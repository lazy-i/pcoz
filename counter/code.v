==> flow/design.v <==
`timescale 1ns / 1ps
module code(
    input Clk,
    input Slt,
    input Reset,
    input En,
    output [63:0] Output0,
    output [63:0] Output1
    );
	 reg [63:0] ot0 = 0,ot1 = 0,temp = 0;
	 assign Output0 = ot0,Output1 = ot1;
	always@(posedge Clk) begin
		if(Reset) begin
			ot0 = 0;
			ot1 = 0;
		end
		else begin
			if(En) begin
				if(Slt) begin 
					temp = temp + 1;
					if(temp % 4 == 0) ot1 = ot1 + 1;
				end
				else ot0 = ot0 + 1;
			end
		end
	end
endmodule
# Tool chain data of code
# What the tools print for code, step after step.
# Line numbers count from 1 in the design file above.
# Cell names lack the library's common part.
# A cell with -- has no value.
# setup
top_module	code
clk_port	Clk
cell_library	sky130hd
pvt_corner	tt_025C_1v80

# Word level
# Counts by Yosys on the flattened word-level netlist (proc, flatten, opt, wreduce; memories kept). Register bits leave out memories and registers merged into their read ports (data or address); mux counts leave out enables and synchronous resets folded into registers. Print and check cells are left out. Cells with the same type and inputs are merged into one.
# classes
n_mul	0
div	0
bitwise	2
reduce_and_logical	4
mux	0
equal	0
cmp	0
n_addsub	3
n_shift	0
# op_table
cell	n
64-bit by 1-bit adder with 64-bit output with constant B	3
64-bit zero test	1
3-bit AND reduction	2
1-bit NOT	2
2-bit AND reduction	1
# bits
input_bits	4
rom_bits	0
latchBits	0
out_inout_bits	128
mem_count	0
elab_cells	12
ram_bits	0
clocked_rd_ports_x_width	0
regBits	192

# Longest topological paths
# Depth = most cells in a row (Yosys ltp): at word level without a register or memory, in the mapped netlist without a sequential cell, where the memories' decode and read muxes count.
# logic_depth
word_depth	3
ABC_AREA	0
ltp_mapped	7
depth_no_buf	6

# Netlist
# Source: synth_stat.txt of the flow (Yosys; design flattened, memories mapped). It holds for the ABC_AREA given above (unset counts as 0); a run with the other value may have another netlist.
# mapped
n_buf	29
seqArea_mm2	0.0026225
stdcells	763
synth_area_mm2	0.0062723
ffs	130
# by_type
cell_type	n	type_area_um2
dfxtp_1	128	2.56E+03
xor2_1	41	359.094
a21oi_1	68	340.326
nand4_1	53	331.568
nor2_1	82	307.795
nand3_1	54	270.259
or3_1	37	231.472
nand2_1	56	210.202
or4_1	27	202.694
o31ai_1	25	187.68
o21ai_0	37	185.178
xnor2_1	18	157.651
clkbuf_1	27	101.347
and3_1	16	100.096
nor4_1	14	87.584
and4_1	9	78.826
nor3_1	15	75.072
nor4_4	3	63.811
# Other cell types: 19; their cells: 53.

# Path before layout
# Source: OpenSTA report_checks on the synthesized netlist (no wires, ideal clock, input and output delay 20% of the period each), path of least setup slack; recovery checks are left aside. Register names are those of the netlist, which keeps one name where synthesis merged equal registers.
# synth_path
kind	input-to-reg
startpoint	input port En
endpoint	register ot1[62]
path_stages	6
delay_ps	1544
t_first_pin_ps	790
path_buffers	1
period_ps	3950
required_time_ps	3880
setup_slack_ps	1615
t_arrival_ps	2264
setup_ps	70
input_delay_ps	790
period_less_setup_slack_ps	2335
# "delay_ps" = arrival - input delay + setup time.
# "path_stages": output pins that drive a net of the path, with the launching flip-flop's if there is one; two outputs of one cell count as two.
# "period_less_setup_slack_ps" = period - worst setup slack (recovery checks aside). The figure is calculated, with input and output delays left at 20% of the set period.
# Between the ends stands the longest chain of elaborated cells between them, by number of cells; it is not shown to be the way that was timed. Of several equally long chains one is given.
# Each line given opens the expression or statement behind the cell; cells for indexed reads and writes are added by Yosys, which also makes memories of some case tables.
# synth_between
cell_sequence	nand3_2 nor4_4 nand4_2 buf_2 or4_1 a21oi_1
elab_chain_cells	1
cells_between	1
lines_between	0
classes_between	1 x reduce/logical
# synth_lines
element	line	rtl
from (decl)	6	input En,
3-bit AND reduction	--
to (assign)	15	ot1 = 0;
to (assign)	21	if(temp % 4 == 0) ot1 = ot1 + 1;
to (decl)	10	reg [63:0] ot0 = 0,ot1 = 0,temp = 0;

# Timing after layout
# From the final timing report of flow run 1: the path of least setup slack in the routed layout; clock arrival at registers is part of the times.
# The path's times are printed in steps of 10 ps; the period is the one set.
# layout_path
kind	reg-to-reg
startpoint	register temp[0]
endpoint	register ot1[15]
setup_ps	70
path_stages	7
required_time_ps	2180
period_ps	1830
t_first_pin_ps	410
path_buffers	1
setup_slack_ps	-140
t_arrival_ps	2320
# Between the ends stands the longest chain of elaborated cells between them, by number of cells; it is not shown to be the way that was timed. Of several equally long chains one is given.
# layout_between
cell_sequence	edfxtp_1 ha_4 nand3_4 or4_4 buf_6 or3_1 a21oi_1
elab_chain_cells	3
cells_between	3
lines_between	2
classes_between	1 x add/sub; 2 x reduce/logical
# layout_lines
element	line	rtl
from (decl)	10	reg [63:0] ot0 = 0,ot1 = 0,temp = 0;
from (assign)	20	temp = temp + 1;
64-bit by 1-bit adder with 64-bit output	20
64-bit zero test	21	if(temp % 4 == 0) ot1 = ot1 + 1;
3-bit AND reduction	--
to (assign)	15	ot1 = 0;
to (assign)	21
to (decl)	10

# Top module code; platform sky130hd; tools Yosys and OpenROAD; 2 stored runs in no particular order. Input and output delays are each 20% of the period that was set; the output load is 0.01 pF.
# "worst_path_ps" means the part of the period allowed to the worst setup path (the constraints hold back 20% at inputs and 20% at outputs) less its slack; where the path has registers, the arrival times of their clocks count too.
# "fin_power_mw" rests on the timing tool's default activity at the inputs, not on a simulated workload.
# "worst_path_ps" is known to 10 ps.
# A setting shown as . is not set for that run.
name,flow run 1,flow run 2
period_ns,1.83,1.64
CORE_UTILIZATION,37,24
SETUP_SLACK_MARGIN,0.08,.
CORE_MARGIN,4,2
CELL_PAD_IN_SITES_GLOBAL_PLACEMENT,2,.
CELL_PAD_IN_SITES_DETAIL_PLACEMENT,0,1
TNS_END_PERCENT,10,.
GPL_TIMING_DRIVEN,1,.
GPL_ROUTABILITY_DRIVEN,1,1
CTS_CLUSTER_SIZE,79,.
CTS_CLUSTER_DIAMETER,195,327
CAP_MARGIN,35,20
MIN_ROUTING_LAYER,met2,met2
SLEW_MARGIN,20,30
ABC_AREA,.,1
synth_area_mm2,0.0062723,0.007536
die_area_mm2,0.0190992,0.0328334
layout_stdcell_area_mm2,0.010903,0.0131851
fin_ws_ps,-142,-168
total_negative_slack_ps,-2739,-5148
timing.hold.ws_ps,393,286
fin_power_mw,6.344,7.132
worst_path_ps,1970,1810
critical_path_type,reg-to-reg,reg-to-reg
